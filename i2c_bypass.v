==> flow/design.v <==
module i2c_bypass(
    input reset_n,
    input clk,
	inout scl1,
	inout sda1,
	inout scl2,
	inout sda2
);
wire    clk;
wire	scl1;
wire	sda1;
wire	scl2;
wire	sda2;
reg SDA_T1;
reg SDA_T2;
reg [10:0]   sda_delay_cnt;
reg [2:0]    ST_SDA_STATE;
parameter    ST_SDA_IDLE =3'b001;
parameter    ST_SDA_12   =3'b010;
parameter    ST_SDA_21   =3'b100;
parameter    ST_SDA_DELAY   =3'b000;
reg SDA_O1;
reg SDA_O2;
assign sda1 = (SDA_T1)? SDA_O1:1'bz;
assign sda2 = (SDA_T2)? SDA_O2:1'bz;
always @(posedge clk or negedge reset_n)
begin
    if (reset_n == 1'b0) 
    begin
        SDA_T1 <= 1'b0;
        SDA_T2 <= 1'b0;
        SDA_O1 <= 1'b1;
        SDA_O2 <= 1'b1;
        ST_SDA_STATE <= ST_SDA_IDLE;
        sda_delay_cnt <= 11'b0;
    end
    else
    begin
        case(ST_SDA_STATE)
        ST_SDA_IDLE:  
        begin
            SDA_T1 <= 1'b0;  
            SDA_T2 <= 1'b0;
            if (sda1 == 1'b0)
            begin
                SDA_T1 <= 1'b0;
                SDA_T2 <= 1'b1;  
                SDA_O1 <= 1'b1;
                SDA_O2 <= 1'b0;
                ST_SDA_STATE <= ST_SDA_12;
            end
            else if (sda2 == 1'b0)
            begin
                SDA_T1 <= 1'b1;  
                SDA_T2 <= 1'b0;
                SDA_O1 <= 1'b0;
                SDA_O2 <= 1'b1;
                ST_SDA_STATE <= ST_SDA_21;
            end
            else
            begin
                SDA_O1 <= 1'b1;
                SDA_O2 <= 1'b1;
                ST_SDA_STATE <= ST_SDA_IDLE;
            end
        end
        ST_SDA_12:   
        begin
            if (sda1 == 1'b1)
            begin
                SDA_T1 <= 1'b0;
                SDA_T2 <= 1'b1;
                SDA_O1 <= 1'b1;
                SDA_O2 <= 1'b1;
                ST_SDA_STATE <= ST_SDA_DELAY;
            end
            else
            begin
				SDA_T1 <= 1'b0;
                SDA_T2 <= 1'b1;  
                SDA_O1 <= 1'b1;
                SDA_O2 <= 1'b0;
                ST_SDA_STATE <= ST_SDA_12;
            end
        end
        ST_SDA_21:   
        begin
            if (sda2 == 1'b1)
            begin
                SDA_T1 <= 1'b1;
                SDA_T2 <= 1'b0;
                SDA_O1 <= 1'b1;
                SDA_O2 <= 1'b1;
                ST_SDA_STATE <= ST_SDA_DELAY;
            end
            else
            begin
				SDA_T1 <= 1'b1;  
                SDA_T2 <= 1'b0;
                SDA_O1 <= 1'b0;
                SDA_O2 <= 1'b1;
                ST_SDA_STATE <= ST_SDA_21;
            end
        end
        ST_SDA_DELAY:
        begin
            if(sda_delay_cnt<2)
            begin
                sda_delay_cnt <= sda_delay_cnt + 1'b1;
                ST_SDA_STATE <= ST_SDA_DELAY;
            end
            else
            begin
                sda_delay_cnt <= 11'b0;
                ST_SDA_STATE <= ST_SDA_IDLE;
            end
        end
        default:
        begin
            SDA_T1 <= 1'b0;
            SDA_T2 <= 1'b0;
            sda_delay_cnt <= 11'b0;
            ST_SDA_STATE    <= ST_SDA_IDLE;
        end
        endcase
    end
end
reg SCL_T1;
reg SCL_T2;
reg [10:0]   scl_delay_cnt;
reg [2:0]    ST_SCL_STATE;
parameter    ST_SCL_IDLE =3'b001;
parameter    ST_SCL_12   =3'b010;
parameter    ST_SCL_21   =3'b100;
parameter    ST_SCL_DELAY   =3'b000;
reg SCL_O1;
reg SCL_O2;
assign scl1 = (SCL_T1)? SCL_O1:1'bz;
assign scl2 = (SCL_T2)? SCL_O2:1'bz;
always @(posedge clk or negedge reset_n)
begin
    if (reset_n == 1'b0) 
    begin
        SCL_T1 <= 1'b0;
        SCL_T2 <= 1'b0;
        SCL_O1 <= 1'b1;
        SCL_O2 <= 1'b1;
        ST_SCL_STATE <= ST_SCL_IDLE;
        scl_delay_cnt <= 11'b0;
    end
    else
    begin
        case(ST_SCL_STATE)
        ST_SCL_IDLE:  
        begin
            SCL_T1 <= 1'b0;  
            SCL_T2 <= 1'b0;
            if (scl1 == 1'b0)
            begin
                SCL_T1 <= 1'b0;
                SCL_T2 <= 1'b1;  
                SCL_O1 <= 1'b1;
                SCL_O2 <= 1'b0;
                ST_SCL_STATE <= ST_SCL_12;
            end
            else if (scl2 == 1'b0)
            begin
                SCL_T1 <= 1'b1;  
                SCL_T2 <= 1'b0;
                SCL_O1 <= 1'b0;
                SCL_O2 <= 1'b1;
                ST_SCL_STATE <= ST_SCL_21;
            end
            else
            begin
                SCL_O1 <= 1'b1;
                SCL_O2 <= 1'b1;
                ST_SCL_STATE <= ST_SCL_IDLE;
            end
        end
        ST_SCL_12:   
        begin
            if (scl1 == 1'b1)
            begin
                SCL_T1 <= 1'b0;
                SCL_T2 <= 1'b1;
                SCL_O1 <= 1'b1;
                SCL_O2 <= 1'b1;
                ST_SCL_STATE <= ST_SCL_DELAY;
            end
            else
            begin
				SCL_T1 <= 1'b0;
                SCL_T2 <= 1'b1;  
                SCL_O1 <= 1'b1;
                SCL_O2 <= 1'b0;
                ST_SCL_STATE <= ST_SCL_12;
            end
        end
        ST_SCL_21:   
        begin
            if (scl2 == 1'b1)
            begin
                SCL_T1 <= 1'b1;
                SCL_T2 <= 1'b0;
                SCL_O1 <= 1'b1;
                SCL_O2 <= 1'b1;
                ST_SCL_STATE <= ST_SCL_DELAY;
            end
            else
            begin
				SCL_T1 <= 1'b1;  
                SCL_T2 <= 1'b0;
                SCL_O1 <= 1'b0;
                SCL_O2 <= 1'b1;
                ST_SCL_STATE <= ST_SCL_21;
            end
        end
        ST_SCL_DELAY:
        begin
            if(scl_delay_cnt<2)
            begin
                scl_delay_cnt <= scl_delay_cnt + 1'b1;
                ST_SCL_STATE <= ST_SCL_DELAY;
            end
            else
            begin
                scl_delay_cnt <= 11'b0;
                ST_SCL_STATE <= ST_SCL_IDLE;
            end
        end
        default:
        begin
            SCL_T1 <= 1'b0;  
            SCL_T2 <= 1'b0;
            scl_delay_cnt <= 11'b0;
            ST_SCL_STATE    <= ST_SCL_IDLE;
        end
        endcase
    end
end
endmodule
From RTL to reports: i2c_bypass
The steps from the RTL of i2c_bypass to its reports follow in flow order.
Lines are those of the file above, counted from 1.
Library cell names are shortened.
{ "design": {"design": "i2c_bypass", "clock_port": "clk", "lib": "sky130hd", "corner": "tt_025C_1v80"} }

Word level
Yosys after proc, flatten, opt, wreduce and memory -nomap, before mapping. Memory bits, and registers merged into a memory's read port (data or address), are not among the register bits. Print and check cells are not counted.
{ "word_totals": {"ff_bits": 36, "latch_bits": 0, "ramBits": 0, "mem_bits_ro": 0, "clocked_rd_ports_x_width": 0, "n_memories": 0, "in_bits": 2, "output_inout_bits": 4, "wordCells": 70} }
{ "classes": {"n_addsub": 2, "multipliers": 0, "div": 0, "compare": 2, "equal": 6, "n_shift": 0, "n_mux": 40, "logic": 0, "reduce_logical": 8} }
{ "ops": {"columns": ["operator", "count"], "rows": [
  ["parallel mux 11 bit (select 2 bit)", 2],
  ["parallel mux 3 bit (select 4 bit)", 2],
  ["adder 11 x 1 -> 11 bit (second input constant)", 2],
  ["< comparator 11 x 2 -> 1 bit (second input constant)", 2],
  ["two-way mux 11 bit", 2],
  ["two-way mux 1 bit", 18],
  ["parallel mux 1 bit (select 3 bit)", 6],
  ["two-way mux 3 bit", 6],
  ["equality test 3 x 1 -> 1 bit (second input constant)", 2],
  ["equality test 3 x 2 -> 1 bit (second input constant)", 2],
  ["equality test 3 bit (second input constant)", 2],
  ["logical NOT 3 bit", 2],
  ["nonzero test 3 bit", 2],
  ["OR reduction 3 bit", 2],
  ["OR reduction 2 bit", 2],
  ["parallel mux 1 bit (select 2 bit)", 2],
  ["two-way mux 2 bit", 2]
]} }

Depth
Yosys ltp: most cells in a row. Word level: on the elaborated netlist, between registers, memories and ports. Mapped: between sequential cells and ports; inverters and the memories' decode and read muxes count.
{ "depth": {"word_depth": 4, "ABC_AREA": 0, "mapped_depth": 5, "depth_no_buf": 5} }

Mapped cells and area
The flow's flattened synthesis, as Yosys stat reports it; memories are mapped. The netlist is that of the ABC_AREA named above (0 if unset); the other value can give another one.
{ "synth_totals": {"cells": 148, "mapped_area_um2": 1511.4, "seqArea_um2": 858.3, "ff_cells": 34, "n_buf": 3} }
{ "by_type": {"columns": ["cell_type", "count", "area_total_um2"], "rows": [
  ["dfrtp_1", 28, 700.672],
  ["dfstp_2", 6, 157.651],
  ["nor2_1", 24, 90.086],
  ["nand2_1", 16, 60.058],
  ["nor3_1", 11, 55.053],
  ["xnor2_1", 4, 35.034],
  ["xor2_1", 4, 35.034],
  ["nor4_1", 5, 31.28],
  ["nand3_1", 6, 30.029],
  ["ha_1", 2, 25.024],
  ["nand4_1", 4, 25.024],
  ["o21a_1", 3, 22.522],
  ["a32o_1", 2, 20.019],
  ["o21ai_0", 4, 20.019],
  ["and2_1", 3, 18.768],
  ["a21oi_1", 3, 15.014],
  ["a22oi_1", 2, 15.014],
  ["o21bai_1", 2, 15.014]
]} }
Not listed: further types 16, cells in them 19.

Path before layout
Source: OpenSTA report_checks on the synthesized netlist (no wires, ideal clock, input and output delay 20% of the period each), path of least setup slack; recovery checks are left aside. Register names are those of the netlist, which keeps one name where synthesis merged equal registers.
{ "synth_timing": {"path_kind": "reg-to-reg", "from": "register ST_SCL_STATE", "to": "register scl_delay_cnt[6]", "period_ns": 1.49, "setup_time_ns": 0.120, "launch_ns": 0.000, "arrival_ns": 1.456, "required_time_ns": 1.370, "slack_ns": -0.086, "path_delay_ns": 1.576, "driving_pins": 6, "path_buffers": 1, "synth_period_reached_ns": 1.576} }
"path_delay_ns" is the arrival time less input delay plus setup time.
"driving_pins" counts driving pins, that of a launching flip-flop among them; a cell with two outputs on the path counts twice.
"synth_period_reached_ns" = period - worst setup slack (recovery checks aside). The figure is calculated, with input and output delays left at 20% of the set period.
An end named without its bit number is one bit of that signal or, where synthesis recoded a state register, one of its new flip-flops.
Between the ends stands the longest chain of elaborated cells between them, by number of cells; it is not shown to be the way that was timed. Of several equally long chains one is given.
A line is the first line of the expression or statement that the cell stems from. Yosys adds cells for indexed reads and writes and turns some case tables into memories.
At most two assigning lines are given for a register; there are more.
{ "synth_between": {"cell_sequence": "dfrtp_1 -> or3_1 -> buf_6 -> or3_4 -> xor2_1 -> nor2_1", "elab_chain_len": 3, "cells_between": 6, "cone_lines": 1, "classes_between": "eq/ne: 3; mux: 1; reduce/logical: 2"} }
{ "synth_lines": {"columns": ["element", "line_no", "rtl"], "rows": [
  ["start, declared", 131, "reg [2:0]    ST_SCL_STATE;"],
  ["start, assigned", 148, "ST_SCL_STATE <= ST_SCL_IDLE;"],
  ["start, assigned", 164, "ST_SCL_STATE <= ST_SCL_12;"],
  ["equality test 3 bit", 153, "case(ST_SCL_STATE)"],
  ["OR reduction 3 bit", null, null],
  ["parallel mux 11 bit (select 2 bit)", 153, null],
  ["end, assigned", 149, "scl_delay_cnt <= 11'b0;"],
  ["end, assigned", 223, "scl_delay_cnt <= scl_delay_cnt + 1'b1;"],
  ["end, declared", 130, "reg [10:0]   scl_delay_cnt;"]
]} }

Timing after layout
Path of least setup slack in the final report of entry A (OpenROAD, finished layout, wires in). Where an end is a register, its clock arrival counts in the times.
{ "layout_timing": {"path_kind": "reg-to-reg", "from": "register scl_delay_cnt[8]", "to": "register scl_delay_cnt[0]", "period_ns": 1.94, "setup_time_ns": 0.05, "launch_ns": 0.28, "arrival_ns": 1.72, "required_time_ns": 2.17, "slack_ns": 0.45, "driving_pins": 6, "path_buffers": 1} }
Between the ends stands the longest chain of elaborated cells between them, by number of cells; it is not shown to be the way that was timed. Of several equally long chains one is given.
At most two assigning lines are given for a register; there are more.
{ "layout_between": {"cell_sequence": "dfrtp_1 -> nor4_2 -> nand4_1 -> buf_4 -> nor3_1 -> a21o_2", "elab_chain_len": 3, "cells_between": 3, "cone_lines": 2, "classes_between": "compare: 1; mux: 2"} }
{ "layout_lines": {"columns": ["element", "line_no", "rtl"], "rows": [
  ["start, declared", 130, "reg [10:0]   scl_delay_cnt;"],
  ["start, assigned", 149, "scl_delay_cnt <= 11'b0;"],
  ["start, assigned", 223, "scl_delay_cnt <= scl_delay_cnt + 1'b1;"],
  ["< comparator 11 x 2 -> 1 bit", 221, "if(scl_delay_cnt<2)"],
  ["two-way mux 11 bit", 221, null],
  ["parallel mux 11 bit (select 2 bit)", 153, "case(ST_SCL_STATE)"],
  ["end, assigned", 149, null],
  ["end, assigned", 223, null],
  ["end, declared", 130, null]
]} }

Subject: flow runs of i2c_bypass

Hi,

Measured data: module i2c_bypass, platform sky130hd, 2 stored runs of the flow under differing settings, order arbitrary. Input and output delays are each 20% of the period that was set; the output load is 0.01 pF.
"clock_period_reached_ns": clock period set for the run, less the worst setup slack. It is reckoned from that one timing run; input and output delays stay at 20% of the period that was set.
"worst_setup_path_time_ns" = time allowed to the worst setup path (clock period - input delay - output delay, where it has them) - its slack; a late launch clock adds to it, a late capture clock takes from it.
"power.total_mw": no workload was simulated; the value follows from the tool's default switching activity.

Entry A
==> flow/run.sh <==
#!/bin/bash
# the make line also repeats the synthesis and layout settings of config.mk as NAME=value (left out here)
make -C /OpenROAD-flow-scripts/flow DESIGN_CONFIG=/design/flow/config.mk WORK_HOME=/design/flow/orfs CLKGATE_MAP_FILE= finish
==> flow/config.mk <==
export PLATFORM = sky130hd
export DESIGN_NAME = i2c_bypass
export DESIGN_NICKNAME = i2c_bypass
export VERILOG_FILES = /design/flow/design.v
export SDC_FILE = /design/flow/constraint.sdc
export NUM_CORES = 4
export LEC_CHECK = 0
export CAP_MARGIN = 20
export CELL_PAD_IN_SITES_GLOBAL_PLACEMENT = 2
export CORE_ASPECT_RATIO = 1.6
export CORE_MARGIN = 9
export CORE_UTILIZATION = 44
export CTS_CLUSTER_DIAMETER = 290
export MAX_ROUTING_LAYER = met4
export MIN_ROUTING_LAYER = met1
export PLACE_DENSITY_LB_ADDON = 0.25
export SETUP_SLACK_MARGIN = 0.53
export SLEW_MARGIN = 20
export TNS_END_PERCENT = 45
==> flow/constraint.sdc <==
create_clock -name core_clock -period 1.94 [get_ports {clk}]
set_input_delay 0.3880 -clock core_clock [delete_from_list [all_inputs] [get_ports {clk}]]
set_output_delay 0.3880 -clock core_clock [all_outputs]
set_load 0.01 [all_outputs]

==> results of entry A, as JSON <==
{
  "power.total_mw": 2.189,
  "synth_chip_area_um2": 1511.4,
  "clock_period_reached_ns": 1.490,
  "timing.setup.ws_ns": 0.450,
  "utilization_pct": 56.4,
  "layout_stdcell_area_um2": 1834.3,
  "final_die_area_um2": 5927.5,
  "fin_tns_ns": 0.000,
  "worst_setup_path_time_ns": 1.49,
  "critical_path_type": "reg-to-reg",
  "final_hold_ws_ns": 0.169
}

Entry B
==> flow/run.sh <==
#!/bin/bash
# the make line also repeats the synthesis and layout settings of config.mk as NAME=value (left out here)
make -C /OpenROAD-flow-scripts/flow DESIGN_CONFIG=/design/flow/config.mk WORK_HOME=/design/flow/orfs CLKGATE_MAP_FILE= finish
==> flow/config.mk <==
export PLATFORM = sky130hd
export DESIGN_NAME = i2c_bypass
export DESIGN_NICKNAME = i2c_bypass
export VERILOG_FILES = /design/flow/design.v
export SDC_FILE = /design/flow/constraint.sdc
export NUM_CORES = 4
export LEC_CHECK = 0
export CAP_MARGIN = 20
export CELL_PAD_IN_SITES_GLOBAL_PLACEMENT = 0
export CORE_ASPECT_RATIO = 0.51
export CORE_MARGIN = 2
export CORE_UTILIZATION = 18
export CTS_CLUSTER_DIAMETER = 190
export CTS_CLUSTER_SIZE = 56
export GPL_ROUTABILITY_DRIVEN = 1
export MAX_ROUTING_LAYER = met4
export SETUP_SLACK_MARGIN = 0.69
export SLEW_MARGIN = 20
==> flow/constraint.sdc <==
create_clock -name core_clock -period 3.14 [get_ports {clk}]
set_input_delay 0.6280 -clock core_clock [delete_from_list [all_inputs] [get_ports {clk}]]
set_output_delay 0.6280 -clock core_clock [all_outputs]
set_load 0.01 [all_outputs]

==> results of entry B, as JSON <==
{
  "synth_chip_area_um2": 1511.4,
  "timing.setup.ws_ns": 1.432,
  "final_hold_ws_ns": 0.406,
  "power.total_mw": 1.523,
  "final_die_area_um2": 9188.0,
  "clock_period_reached_ns": 1.708,
  "utilization_pct": 23.1,
  "fin_tns_ns": 0.000,
  "worst_setup_path_time_ns": 1.71,
  "critical_path_type": "reg-to-reg",
  "layout_stdcell_area_um2": 1848.0
}

Regards
